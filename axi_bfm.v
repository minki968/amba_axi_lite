==> flow/design.v <==
`timescale 1ns / 1ps
module bfm (
    input  wire        clk,
    input  wire        resetn,
    output reg write,
    output reg read,
    output reg [31:0] user_waddr,
    output reg [31:0] user_wdata,
    output reg [31:0] user_raddr,
    input  wire [31:0] user_rdata,
    input  wire wr_ready,
    input  wire rd_ready,
    input  wire [14:0] sw,
    input  wire sw15,
    output reg [15:0] led
);
    wire wr_rd;
    assign wr_rd = sw15 ? 1 : 0;
    always @(posedge clk) begin
        if(resetn == 1'b0) begin
            write       <= 1'b0;
            read        <= 1'b0;
            user_waddr  <= 32'h0;
            user_wdata  <= 32'h0;
            user_raddr  <= 32'h0;
            led         <= 16'b0;
        end 
        else begin
            if (wr_rd == 1'b1) begin
                write      <= 1'b1;
                user_waddr <= 32'h0;        
                user_wdata <= {17'b0, sw};   
            end
            if (wr_ready) begin
                write      <= 1'b0;
                user_waddr <= 32'h0;
            end
            if (wr_rd == 1'b0) begin
                read       <= 1'b1;
                user_raddr <= 32'h0;
                if (rd_ready) begin
                    led <= user_rdata[15:0]; 
                end
            end
        end
    end
endmodule
### Tool chain data of bfm

What the tools print for bfm, step after step.
Line numbers count from 1 in the design file above.
Operators carry their Yosys type and port widths (W data, S select, Z words).
Library cell names are shortened.
A cell with - has no value.

| inputs | value |
|---|---|
| design top | bfm |
| clock input | clk |
| standard-cell library | sky130hd |
| corner | tt_025C_1v80 |

### Word level

Source: Yosys, flattened and elaborated, memories not mapped. Widths are those after wreduce. Registers that Yosys merges into a memory's read port (data or address) are not register bits. Print and check cells do not count. Equal cells are merged and count once.

| word-level totals | value |
|---|---|
| register bits after elaboration | 33 |
| cells after elaboration | 9 |

| cells by class | value |
|---|---|
| mux-type cells | 1 |
| bitwise operators | 2 |
| reduce/logical cells | 2 |

Operators by type and width:

| kind | number |
|---|---|
| $not A1 Y1 | 2 |
| $reduce_and A2 Y1 | 1 |
| $reduce_or A2 Y1 | 1 |
| $mux W1 | 1 |

### Logic depth

Longest topological path by Yosys (ltp), each cell counted once; first at word level (registers and memories cut), then after technology mapping (sequential cells cut; the memories' decode and read muxes count).

| logic depth | value |
|---|---|
| word-level depth | 3 |
| ABC_AREA | 0 |
| gate-level depth with buffers | 5 |

### Synthesis result

The flow's flattened synthesis, as Yosys stat reports it; memories are mapped. The netlist is that of the ABC_AREA named above (0 if unset); the other value can give another one.

| mapped netlist | value |
|---|---|
| cells in the netlist | 207 |
| chip area (Yosys) | 1899.3 um2 |
| sequential part of the area | 660.6 um2 |
| flip-flops | 33 |
| buffer cells | 90 |

Cells by type:

| cell | number | area in all (um2) |
|---|---|---|
| dfxtp_1 | 33 | 660.634 |
| buf_4 | 82 | 615.59 |
| mux2i_1 | 31 | 310.298 |
| nand2_1 | 32 | 120.115 |
| nor2b_1 | 15 | 93.84 |
| buf_6 | 2 | 22.522 |
| buf_12 | 1 | 20.019 |
| buf_2 | 2 | 10.01 |
| nor2b_2 | 1 | 8.758 |
| a21boi_0 | 1 | 7.507 |
| clkbuf_1 | 2 | 7.507 |
| nor3b_1 | 1 | 7.507 |
| buf_1 | 1 | 3.754 |
| conb_1 | 1 | 3.754 |
| inv_1 | 1 | 3.754 |
| nor2_1 | 1 | 3.754 |

### Timing after synthesis

OpenSTA on the mapped netlist: ideal clock, no wires. The path of least setup slack (recovery checks aside). Input and output delay are each 20% of the period. Register names are those of the netlist, which keeps one name where synthesis merged equal registers.

| path after synthesis | value |
|---|---|
| path type | input to register |
| start point | input sw15 |
| end point | register led[10] |
| clock period | 0.991 ns |
| input delay | 0.198 ns |
| setup time | 0.072 ns |
| launch time at the first pin | 0.198 ns |
| arrival time | 0.868 ns |
| path slack | 0.051 ns |
| delay of the path | 0.742 ns |
| stages on the path | 5 |
| buffers on the path | 3 |
| synthesis period reached | 0.94 ns |

"delay of the path" is the arrival time less input delay plus setup time.
"stages on the path": output pins that drive a net of the path, with the launching flip-flop's if there is one; two outputs of one cell count as two.
"synthesis period reached" is the clock period less the worst setup slack; recovery checks do not enter. This is arithmetic on one report: input and output delays are still those of the set period (20% each).
The rows between start and end are the longest chain of elaborated cells between them; the timing report does not say that the signal goes this way. Where chains are equally long, one stands for them.
Each line given opens the expression or statement behind the cell; cells for indexed reads and writes are added by Yosys, which also makes memories of some case tables.

| on the way, after synthesis | value |
|---|---|
| cells stage by stage | buf_6 > nor2b_2 > buf_6 > buf_12 > mux2i_1 |
| cells in the longest elaborated chain | 3 |
| elaborated cells between the ends (all ways) | 3 |
| RTL lines with such cells | 1 |
| those cells by class | 1 x mux; 1 x logic; 1 x reduce/logical |

RTL lines, path after synthesis:

| what | line | source |
|---|---|---|
| from (decl) | 14 | `input  wire sw15,` |
| $mux W1 | 18 | `assign wr_rd = sw15 ? 1 : 0;` |
| $not A1 Y1 | - |  |
| $reduce_and A2 Y1 | - |  |
| to (assign) | 26 | `led         <= 16'b0;` |
| to (assign) | 42 | `led <= user_rdata[15:0];` |
| to (decl) | 15 | `output reg [15:0] led` |

### Timing after layout

Path of least setup slack in the final report of stored run 1 (OpenROAD, finished layout, wires in). Where an end is a register, its clock arrival counts in the times.

| path after layout | value |
|---|---|
| path type | register to output |
| start point | register user_wdata[12] |
| end point | output user_wdata[12] |
| clock period | 0.814 ns |
| external output delay | 0.16 ns |
| launch time at the first pin | 0.27 ns |
| arrival time | 0.72 ns |
| path slack | -0.07 ns |
| stages on the path | 2 |
| buffers on the path | 1 |

| on the way, after layout | value |
|---|---|
| cells stage by stage | dfxtp_2 > buf_6 |
| cells in the longest elaborated chain | 0 |
| elaborated cells between the ends (all ways) | 0 |
| RTL lines with such cells | 0 |

RTL lines, path after layout:

| what | line | source |
|---|---|---|
| from (decl) | 8 | `output reg [31:0] user_wdata,` |
| from (assign) | 24 | `user_wdata  <= 32'h0;` |
| from (assign) | 32 | `user_wdata <= {17'b0, sw};` |
| to (decl) | 8 |  |

==> results <==
Below are 2 stored runs of the flow (Yosys, OpenROAD; platform sky130hd) on bfm, each with its settings and what was measured, unordered. Constraints: input delay and output delay 20% of the set period each, output load 0.01 pF.
By "period achieved" is meant the clock period of the run minus its worst setup slack. This is arithmetic on one report: input and output delays are still those of the set period (20% each).
"worst path time" is the time allowed to the run's worst setup path (the clock period less input and output delay, where it has them) less its slack. Clock arrival times count: a late capture clock shortens it, a late launch clock lengthens it.
"overall power": no workload was simulated; the value follows from the tool's default switching activity.

#### Stored run 1

| setting | value |
|---|---|
| period_ns | `0.814` |
| CAP_MARGIN | `20` |
| CORE_MARGIN | `2` |
| CORE_UTILIZATION | `40` |
| SLEW_MARGIN | `20` |

| result | value |
|---|---|
| chip area in the Yosys report | 1899.3 um2 |
| overall die area | 5315.1 um2 |
| standard-cell area after layout | 2595.0 um2 |
| final design utilization | 55.7 % |
| worst setup slack after layout | -0.068 ns |
| setup total negative slack | -1.922 ns |
| final worst hold slack | 0.323 ns |
| overall power | 3.874 mW |
| period achieved | 0.882 ns |
| worst path time | 0.72 ns |
| kind of the worst setup path | register to output |

#### Stored run 2

| setting | value |
|---|---|
| period_ns | `1.0` |
| CORE_UTILIZATION | `38` |
| SETUP_SLACK_MARGIN | `-0.09` |
| PLACE_DENSITY_LB_ADDON | `0.14` |
| CORE_ASPECT_RATIO | `0.98` |
| ABC_AREA | `0` |
| GPL_ROUTABILITY_DRIVEN | `1` |
| CAP_MARGIN | `5` |
| SLEW_MARGIN | `5` |
| MAX_ROUTING_LAYER | `met4` |
| CORE_MARGIN | `2` |

| result | value |
|---|---|
| chip area in the Yosys report | 1899.3 um2 |
| overall die area | 5579.6 um2 |
| standard-cell area after layout | 2349.8 um2 |
| final design utilization | 48.8 % |
| worst setup slack after layout | -0.048 ns |
| setup total negative slack | -0.490 ns |
| final worst hold slack | 0.455 ns |
| overall power | 2.970 mW |
| period achieved | 1.048 ns |
| worst path time | 0.85 ns |
| kind of the worst setup path | register to output |
